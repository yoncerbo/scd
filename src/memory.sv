==> flow/design.v <==
module Memory(input clk, we, input [6:0] addr, input [15:0] din, output [15:0] dout);
reg [15:0] memory [127:0];
always @(posedge clk) begin
  if (we) memory[addr] <= din;
end
assign dout = memory[addr];
endmodule
From RTL to reports: Memory
The steps from the RTL of Memory to its reports follow in flow order.
Lines are those of the file above, counted from 1.
Operators carry their Yosys type and port widths (W data, S select, Z words).
Library cell names are shortened.
Not given: n/a
Set-up
  top module: Memory
  clock port: clk
  cell library: sky130hd
  timing corner: tt_025C_1v80

Word-level counts
Counts by Yosys on the flattened word-level netlist (proc, flatten, opt, wreduce; memories kept). Register bits leave out memories and registers merged into their read ports (data or address); mux counts leave out enables and synchronous resets folded into registers. Print and check cells are left out. Cells with the same type and inputs are merged into one.
Yosys's memory passes give these memory sizes; they may raise the number of words (mostly to a power of two), join words into wider ones and drop unused or constant bits.
Operators by class
  multiplexer cells: 3
Operators by type and width (number)
  $mux W16: 1
  $mux W7: 1
  $mux W1: 1
Storage and ports
  output and inout port bits: 16
  input bits: 25
  register bits after elaboration: 0
  memories kept: 1
  RAM bits: 2048
  cells after elaboration: 4
Memory list
  memory: words 128, width 16, read ports 1, write ports 1, RTL line 2  | reg [15:0] memory [127:0];

Longest topological paths
Depth = most cells in a row (Yosys ltp): at word level without a register or memory, in the mapped netlist without a sequential cell, where the memories' decode and read muxes count.
Logic depth
  word-level depth: 1
  ABC_AREA: 0
  gate-level depth with buffers: 13
  mapped depth without buffers: 7

Netlist
Source: synth_stat.txt of the flow (Yosys; design flattened, memories mapped). It holds for the ABC_AREA given above (unset counts as 0); a run with the other value may have another netlist.
Cells by type
  edfxtp_1: number 2048, area in all 6.15E+04 um^2
  a221oi_1: number 479, area in all 4.2E+03 um^2
  mux2_2: number 145, area in all 1.63E+03 um^2
  a22oi_1: number 177, area in all 1.33E+03 um^2
  nor2_1: number 350, area in all 1313.76 um^2
  a21oi_1: number 226, area in all 1.13E+03 um^2
  mux2i_1: number 80, area in all 800.768 um^2
  o21ai_0: number 149, area in all 745.715 um^2
  buf_2: number 144, area in all 720.691 um^2
  clkbuf_1: number 156, area in all 585.562 um^2
  mux4_2: number 22, area in all 495.475 um^2
  nand2_1: number 124, area in all 465.446 um^2
  o22ai_1: number 65, area in all 406.64 um^2
  a221o_1: number 37, area in all 370.355 um^2
  o221ai_1: number 42, area in all 367.853 um^2
  a222oi_1: number 21, area in all 210.202 um^2
  buf_1: number 53, area in all 198.941 um^2
  nor3_1: number 36, area in all 180.173 um^2
Not listed: further types 50, cells in them 253.
Mapped netlist
  mapped flip-flops: 2048
  mapped area: 78541.6 um^2
  sequential area: 61499.0 um^2
  buffer cells: 366
  cells in the netlist: 4607

Path before layout
Path of least setup slack by OpenSTA after synthesis, without wires, with an ideal clock, recovery checks aside; 20% of the period is set as input and as output delay. Where synthesis merged equal registers, the netlist keeps one of their names.
Timing path after synthesis
  path type: input-to-reg
  start point: input addr[2]
  end point: memory memory[72][0]
  library setup time: 0.409 ns
  stages: 8
  external input delay: 0.762 ns
  data arrival time: 3.128 ns
  period: 3.81 ns
  slack: 0.273 ns
  time at the first pin: 0.762 ns
  path delay: 2.775 ns
  path buffers: 7
  required time: 3.401 ns
  synthesis period reached: 3.537 ns
"path delay" = arrival - input delay + setup time.
"stages": output pins that drive a net of the path, with the launching flip-flop's if there is one; two outputs of one cell count as two.
"synthesis period reached" is the clock period less the worst setup slack; recovery checks do not enter. This is arithmetic on one report: input and output delays are still those of the set period (20% each).
The rows between start and end are the longest chain of elaborated cells between them; the timing report does not say that the signal goes this way. Where chains are equally long, one stands for them.
A line is the first line of the expression or statement that the cell stems from. Yosys adds cells for indexed reads and writes and turns some case tables into memories.
Between the ends, after synthesis
  cells stage by stage: buf_2 -> buf_4 -> buf_2 -> buf_2 -> buf_2 -> buf_2 -> buf_2 -> nor3_1
  length of the longest elaborated chain: 1
  elaborated cells between the ends (all ways): 1
  RTL lines with such cells: 1
  classes of those cells: mux: 1
RTL lines, path after synthesis
  start: declaration: RTL line 1  | module Memory(input clk, we, input [6:0] addr, input [15:0] din, output [15:0] dout);
  $mux W7: RTL line 4  | if (we) memory[addr] <= din;
  end: declaration: RTL line 2  | reg [15:0] memory [127:0];

Timing after layout
From the final timing report of run 1: the path of least setup slack in the routed layout; clock arrival at registers is part of the times.
Timing path post-layout
  path type: input-to-output
  start point: input addr[0]
  end point: output dout[7]
  external output delay: 0.77 ns
  time at the first pin: 0.77 ns
  slack: -0.79 ns
  period: 3.83 ns
  path buffers: 7
  required time: 3.06 ns
  stages: 14
  external input delay: 0.77 ns
  data arrival time: 3.85 ns
The rows between start and end are the longest chain of elaborated cells between them; the timing report does not say that the signal goes this way. Where chains are equally long, one stands for them.
The chain passes a memory read, where the word-level depth is cut; so it can be longer than that depth.
Between the ends, post-layout
  cells stage by stage: buf_16 -> buf_8 -> nor2b_4 -> buf_4 -> buf_16 -> buf_4 -> a221oi_2 -> nor2_1 -> o21ai_2 -> nand4_1 -> or4_4 -> a211o_1 -> buf_12 -> buf_6
  length of the longest elaborated chain: 1
  elaborated cells between the ends (all ways): 1
  RTL lines with such cells: 1
  classes of those cells: memory: 1
RTL lines, path post-layout
  start: declaration: RTL line 1  | module Memory(input clk, we, input [6:0] addr, input [15:0] din, output [15:0] dout);
  $mem_v2 Z128 W16: RTL line 2  | reg [15:0] memory [127:0];
  end: declaration: RTL line 1

Lab notebook: Memory

Module Memory, platform sky130hd: 2 stored runs of the flow (Yosys, OpenROAD) with differing settings, in no particular order. Input and output delays are each 20% of the period that was set; the output load is 0.01 pF.
"period achieved": clock period set for the run, less the worst setup slack. It is reckoned from that one timing run; input and output delays stay at 20% of the period that was set.
"worst path time" = time allowed to the worst setup path (clock period - input delay - output delay, where it has them) - its slack; a late launch clock adds to it, a late capture clock takes from it.
"overall power": no workload was simulated; the value follows from the tool's default switching activity.

==> run 1: settings <==
{ "period_ns": 3.83, "CORE_UTILIZATION": 40, "PLACE_DENSITY_LB_ADDON": 0.14, "CELL_PAD_IN_SITES_GLOBAL_PLACEMENT": 3, "CELL_PAD_IN_SITES_DETAIL_PLACEMENT": 1, "TNS_END_PERCENT": 55, "CTS_CLUSTER_SIZE": 70, "MIN_ROUTING_LAYER": "met2", "MAX_ROUTING_LAYER": "met4", "CAP_MARGIN": 20, "CORE_MARGIN": 2, "SLEW_MARGIN": 20 }
==> run 1: results <==
synthesis area: 78,541.6 um^2
full die area: 199,916.0 um^2
standard-cell area after layout: 102,441.0 um^2
utilization of the finished layout: 0.525
worst setup slack after layout: -0.787 ns
setup TNS: -10.864 ns
final worst hold slack: 0.251 ns
overall power: 51,394 uW
period achieved: 4.617 ns
worst path time: 3.09 ns
class of the worst setup path: input-to-output

==> run 2: settings <==
{ "period_ns": 5.4, "CORE_UTILIZATION": 27, "PLACE_DENSITY_LB_ADDON": 0.16, "GPL_TIMING_DRIVEN": 1, "GPL_ROUTABILITY_DRIVEN": 0, "CAP_MARGIN": 20, "CORE_MARGIN": 2, "SLEW_MARGIN": 20 }
==> run 2: results <==
synthesis area: 78,541.6 um^2
full die area: 295,224.0 um^2
standard-cell area after layout: 99,788.2 um^2
utilization of the finished layout: 0.344
worst setup slack after layout: -0.001 ns
setup TNS: -0.001 ns
final worst hold slack: 0.621 ns
overall power: 35,490 uW
period achieved: 5.401 ns
worst path time: 3.24 ns
class of the worst setup path: input-to-output
